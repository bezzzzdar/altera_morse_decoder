==> flow/design.v <==
module morse_display(
    input wire clk,                     
    input wire reset,                   
    input wire [7:0] ascii_char,        
    input wire char_valid,              
    output reg [6:0] HEX0,              
    output reg [6:0] HEX1,              
    output reg [6:0] HEX2,              
    output reg [6:0] HEX3,              
    output reg [6:0] HEX4,              
    output reg [6:0] HEX5               
);
reg [7:0] display_buffer [0:5];
reg [2:0] buffer_index;
function [6:0] ascii_to_7seg;
    input [7:0] ascii;
    begin
        case (ascii)
            "0": ascii_to_7seg = 7'b1000000;
            "1": ascii_to_7seg = 7'b1111001;
            "2": ascii_to_7seg = 7'b0100100;
            "3": ascii_to_7seg = 7'b0110000;
            "4": ascii_to_7seg = 7'b0011001;
            "5": ascii_to_7seg = 7'b0010010;
            "6": ascii_to_7seg = 7'b0000010;
            "7": ascii_to_7seg = 7'b1111000;
            "8": ascii_to_7seg = 7'b0000000;
            "9": ascii_to_7seg = 7'b0010000;
            "A", "a": ascii_to_7seg = 7'b0001000;
            "B", "b": ascii_to_7seg = 7'b0000011;
            "C", "c": ascii_to_7seg = 7'b1000110;
            "D", "d": ascii_to_7seg = 7'b0100001;
            "E", "e": ascii_to_7seg = 7'b0000110;
            "F", "f": ascii_to_7seg = 7'b0001110;
            "G", "g": ascii_to_7seg = 7'b1000010;
            "H", "h": ascii_to_7seg = 7'b0001011;
            "I", "i": ascii_to_7seg = 7'b1001111;
            "J", "j": ascii_to_7seg = 7'b1100001;
            "K", "k": ascii_to_7seg = 7'b0001010;
            "L", "l": ascii_to_7seg = 7'b1000111;
            "M", "m": ascii_to_7seg = 7'b0101010;
            "N", "n": ascii_to_7seg = 7'b0101011;
            "O", "o": ascii_to_7seg = 7'b0100011;
            "P", "p": ascii_to_7seg = 7'b0001100;
            "Q", "q": ascii_to_7seg = 7'b0011000;
            "R", "r": ascii_to_7seg = 7'b0101111;
            "S", "s": ascii_to_7seg = 7'b0010010;
            "T", "t": ascii_to_7seg = 7'b0000111;
            "U", "u": ascii_to_7seg = 7'b1000001;
            "V", "v": ascii_to_7seg = 7'b1001001;
            "W", "w": ascii_to_7seg = 7'b1010101;
            "X", "x": ascii_to_7seg = 7'b0001001;
            "Y", "y": ascii_to_7seg = 7'b0010001;
            "Z", "z": ascii_to_7seg = 7'b0100100;
            " ": ascii_to_7seg = 7'b1111111;   
            "?": ascii_to_7seg = 7'b1010010;   
            "!": ascii_to_7seg = 7'b1110001;   
            "-": ascii_to_7seg = 7'b1111110;   
            ".": ascii_to_7seg = 7'b1101110;   
            default: ascii_to_7seg = 7'b0111111;   
        endcase
    end
endfunction
initial begin
    buffer_index = 0;
    HEX0 = 7'b1111111;
    HEX1 = 7'b1111111;
    HEX2 = 7'b1111111;
    HEX3 = 7'b1111111;
    HEX4 = 7'b1111111;
    HEX5 = 7'b1111111;
    display_buffer[0] = " ";
    display_buffer[1] = " ";
    display_buffer[2] = " ";
    display_buffer[3] = " ";
    display_buffer[4] = " ";
    display_buffer[5] = " ";
end
always @(posedge clk or posedge reset) begin
    if (reset) begin
        buffer_index <= 0;
        display_buffer[0] <= " ";
        display_buffer[1] <= " ";
        display_buffer[2] <= " ";
        display_buffer[3] <= " ";
        display_buffer[4] <= " ";
        display_buffer[5] <= " ";
        HEX0 <= 7'b1111111;
        HEX1 <= 7'b1111111;
        HEX2 <= 7'b1111111;
        HEX3 <= 7'b1111111;
        HEX4 <= 7'b1111111;
        HEX5 <= 7'b1111111;
    end else begin
        if (char_valid) begin
            display_buffer[buffer_index] <= ascii_char;
            if (buffer_index == 3'd5)
                buffer_index <= 0;
            else
                buffer_index <= buffer_index + 1;
        end
        HEX0 <= ascii_to_7seg(display_buffer[0]);
        HEX1 <= ascii_to_7seg(display_buffer[1]);
        HEX2 <= ascii_to_7seg(display_buffer[2]);
        HEX3 <= ascii_to_7seg(display_buffer[3]);
        HEX4 <= ascii_to_7seg(display_buffer[4]);
        HEX5 <= ascii_to_7seg(display_buffer[5]);
    end
end
endmodule
* Step by step through the tools: morse_display
The steps from the RTL of morse_display to its reports follow in flow order.
Lines are those of the file above, counted from 1.
Operators carry their Yosys type and port widths (W data, S select, Z words).
Library cell names are shortened.
A cell with -- has no value.
- Top :: morse_display
- Clock :: clk
- Cell library :: sky130hd
- Library corner :: tt_025C_1v80

* After elaboration
Yosys after proc, flatten, opt, wreduce and memory -nomap, before mapping. Enables and synchronous resets that opt folds into registers are not counted as muxes. Print and check cells are not counted. Equal cells are merged and count once.
Memory sizes are those after Yosys's memory passes, which may raise the word count (mostly to a power of two), join words into wider ones and drop unused or constant bits.
- Register bits after elaboration :: 93
- ROM bits :: 5376
- Memories kept :: 6
- Input bits :: 11
- Output and inout bits :: 42
- Cells after elaboration :: 39
** Memories
- (name not given) :: words 128, width 7, read ports 1, write ports 0, line 18 : case (ascii)
- (name not given) :: words 128, width 7, read ports 1, write ports 0, line 18
- (name not given) :: words 128, width 7, read ports 1, write ports 0, line 18
- (name not given) :: words 128, width 7, read ports 1, write ports 0, line 18
- (name not given) :: words 128, width 7, read ports 1, write ports 0, line 18
- (name not given) :: words 128, width 7, read ports 1, write ports 0, line 18
- $add $sub $neg :: 1
- Equal/unequal tests :: 5
- Multiplexer cells :: 7
- Reductions and logical operators :: 7
** Operators by type and width (count)
- $mux W7 :: 6
- $reduce_and A2 Y1 :: 6
- $eq A3 B2 Y1 const B :: 2
- $eq A3 B3 Y1 const B :: 2
- $add A3 B1 Y3 const B :: 1
- $eq A3 B1 Y1 const B :: 1
- $logic_not A3 Y1 :: 1
- $mux W3 :: 1

* Logic depth
Depth = most cells in a row (Yosys ltp): at word level without a register or memory, in the mapped netlist without a sequential cell, where the memories' decode and read muxes count.
- Word-level depth :: 2
- ABC_AREA :: 0
- Mapped depth :: 7
- Mapped depth without buffers :: 6

* Mapped cells and area
The flow's flattened synthesis, as Yosys stat reports it; memories are mapped. The netlist is that of the ABC_AREA named above (0 if unset); the other value can give another one.
** Cells by type
- dfstp_2 :: count 48, total area 1261.21 um^2
- dfrtp_1 :: count 45, total area 1126.08 um^2
- ha_1 :: count 49, total area 613.088 um^2
- o21ai_0 :: count 75, total area 375.36 um^2
- mux2i_1 :: count 33, total area 330.317 um^2
- mux2_2 :: count 28, total area 315.302 um^2
- nand2_1 :: count 68, total area 255.245 um^2
- a21oi_1 :: count 44, total area 220.211 um^2
- nand2b_1 :: count 31, total area 193.936 um^2
- nor2_1 :: count 44, total area 165.158 um^2
- buf_2 :: count 30, total area 150.144 um^2
- inv_1 :: count 36, total area 135.13 um^2
- clkbuf_1 :: count 32, total area 120.115 um^2
- mux4_2 :: count 5, total area 112.608 um^2
- nor2b_1 :: count 18, total area 112.608 um^2
- mux2_1 :: count 8, total area 90.086 um^2
- o22ai_1 :: count 14, total area 87.584 um^2
- a211oi_1 :: count 10, total area 75.072 um^2
Other cell types: 55; their cells: 211.
- Cells in the netlist :: 829
- Mapped area :: 0.0073483 mm^2
- Sequential part of the area :: 0.0023873 mm^2
- Flip-flops :: 93
- Buffers :: 69

* Path before layout
OpenSTA on the mapped netlist: ideal clock, no wires. The path of least setup slack (recovery checks aside). Input and output delay are each 20% of the period. Register names are those of the netlist, which keeps one name where synthesis merged equal registers.
- Path type :: register to register
- Start :: register display_buffer[3][1]
- End :: register HEX3[2]
- Clock period :: 2.01 ns
- Setup time :: 0.078 ns
- Launch time at the first pin :: 0.000 ns
- Data arrival time :: 1.859 ns
- Data required time :: 1.932 ns
- Path slack :: 0.073 ns
- Path delay :: 1.937 ns
- Driving pins on the path :: 8
- Path buffers :: 1
- Synthesis period reached :: 1.937 ns
"path delay" is the arrival time less input delay plus setup time.
"driving pins on the path": output pins that drive a net of the path, with the launching flip-flop's if there is one; two outputs of one cell count as two.
"synthesis period reached" = period - worst setup slack (recovery checks aside). The figure is calculated, with input and output delays left at 20% of the set period.
The rows between start and end are the longest chain of elaborated cells between them; the timing report does not say that the signal goes this way. Where chains are equally long, one stands for them.
Each line given opens the expression or statement behind the cell; cells for indexed reads and writes are added by Yosys, which also makes memories of some case tables.
A memory read counts as a cell of the chain, while the word-level depth stops at memories.
- Path through :: dfrtp_1 clkbuf_1 inv_1 ha_1 or3b_2 a21oi_2 o31ai_1 and3_1
- Length of the longest elaborated chain :: 2
- Elaborated cells on any way between the ends :: 2
- RTL lines with such cells :: 1
- Those cells by class :: mux: 1; memory: 1
** RTL lines, path after synthesis
- from (decl) :: line 13 : reg [7:0] display_buffer [0:5];
- from (assign) :: line 85 : display_buffer[3] <= " ";
- from (assign) :: line 96 : display_buffer[buffer_index] <= ascii_char;
- $mem_v2 Z128 W7 :: line 18 : case (ascii)
- $mux W7 :: line 18
- to (assign) :: line 91 : HEX3 <= 7'b1111111;
- to (assign) :: line 105 : HEX3 <= ascii_to_7seg(display_buffer[3]);
- to (decl) :: line 9 : output reg [6:0] HEX3,

* Timing after layout
Path of least setup slack in the final report of entry B (OpenROAD, finished layout, wires in). Where an end is a register, its clock arrival counts in the times.
- Path type :: register to register
- Start :: register display_buffer[3][1]
- End :: register HEX3[2]
- Clock period :: 2.9 ns
- Setup time :: 0.06 ns
- Launch time at the first pin :: 0.35 ns
- Data arrival time :: 2.47 ns
- Data required time :: 3.19 ns
- Path slack :: 0.72 ns
- Driving pins on the path :: 7
- Path buffers :: 0
The rows between start and end are the longest chain of elaborated cells between them; the timing report does not say that the signal goes this way. Where chains are equally long, one stands for them.
A memory read counts as a cell of the chain, while the word-level depth stops at memories.
- Path through :: dfrtp_1 inv_1 ha_1 or3b_2 a21oi_2 o21ai_0 and3_1
- Length of the longest elaborated chain :: 2
- Elaborated cells on any way between the ends :: 2
- RTL lines with such cells :: 1
- Those cells by class :: mux: 1; memory: 1
** RTL lines, path after layout
- from (decl) :: line 13 : reg [7:0] display_buffer [0:5];
- from (assign) :: line 85 : display_buffer[3] <= " ";
- from (assign) :: line 96 : display_buffer[buffer_index] <= ascii_char;
- $mem_v2 Z128 W7 :: line 18 : case (ascii)
- $mux W7 :: line 18
- to (assign) :: line 91 : HEX3 <= 7'b1111111;
- to (assign) :: line 105 : HEX3 <= ascii_to_7seg(display_buffer[3]);
- to (decl) :: line 9 : output reg [6:0] HEX3,

FLOW RESULTS
============

Record of 2 stored runs of the RTL-to-layout flow on morse_display, platform sky130hd. The runs are unordered. Constraints: input delay and output delay 20% of the set period each, output load 0.01 pF.
"period achieved" is the run's clock period less its worst setup slack. It is reckoned from that one timing run; input and output delays stay at 20% of the period that was set.
"worst setup path time" means the part of the period allowed to the worst setup path (the constraints hold back 20% at inputs and 20% at outputs) less its slack; where the path has registers, the arrival times of their clocks count too.
"overall power": no workload was simulated; the value follows from the tool's default switching activity.

** Entry A
- Settings :: period_ns=1.12; CORE_UTILIZATION=47; PLACE_DENSITY=0.64; HOLD_SLACK_MARGIN=0.13; CORE_ASPECT_RATIO=0.58; CELL_PAD_IN_SITES_GLOBAL_PLACEMENT=3; TNS_END_PERCENT=10; GPL_TIMING_DRIVEN=0; GPL_ROUTABILITY_DRIVEN=1; CTS_CLUSTER_SIZE=25; CAP_MARGIN=5; MIN_ROUTING_LAYER=met2; MAX_ROUTING_LAYER=met5; CORE_MARGIN=2; SLEW_MARGIN=20
- Outcome :: unfinished; error GPL-0301 in placement

** Entry B
- Settings :: period_ns=2.9; CORE_UTILIZATION=30; SETUP_SLACK_MARGIN=0.5; PLACE_DENSITY=0.58; CORE_ASPECT_RATIO=0.77; CORE_MARGIN=8; GPL_ROUTABILITY_DRIVEN=0; CAP_MARGIN=40; SLEW_MARGIN=20
- Standard-cell area of the final layout :: 0.0084531 mm^2
- Lowest setup slack :: 0.716 ns
- Worst hold slack :: 0.517 ns
- Netlist area reported by Yosys :: 0.0073483 mm^2
- Post-route setup TNS :: 0.000 ns
- Overall power :: 10601 µW
- Period achieved :: 2.184 ns
- Area inside the die boundary :: 0.0298014 mm^2
- Worst setup path time :: 2.18 ns
- Worst path kind :: register to register
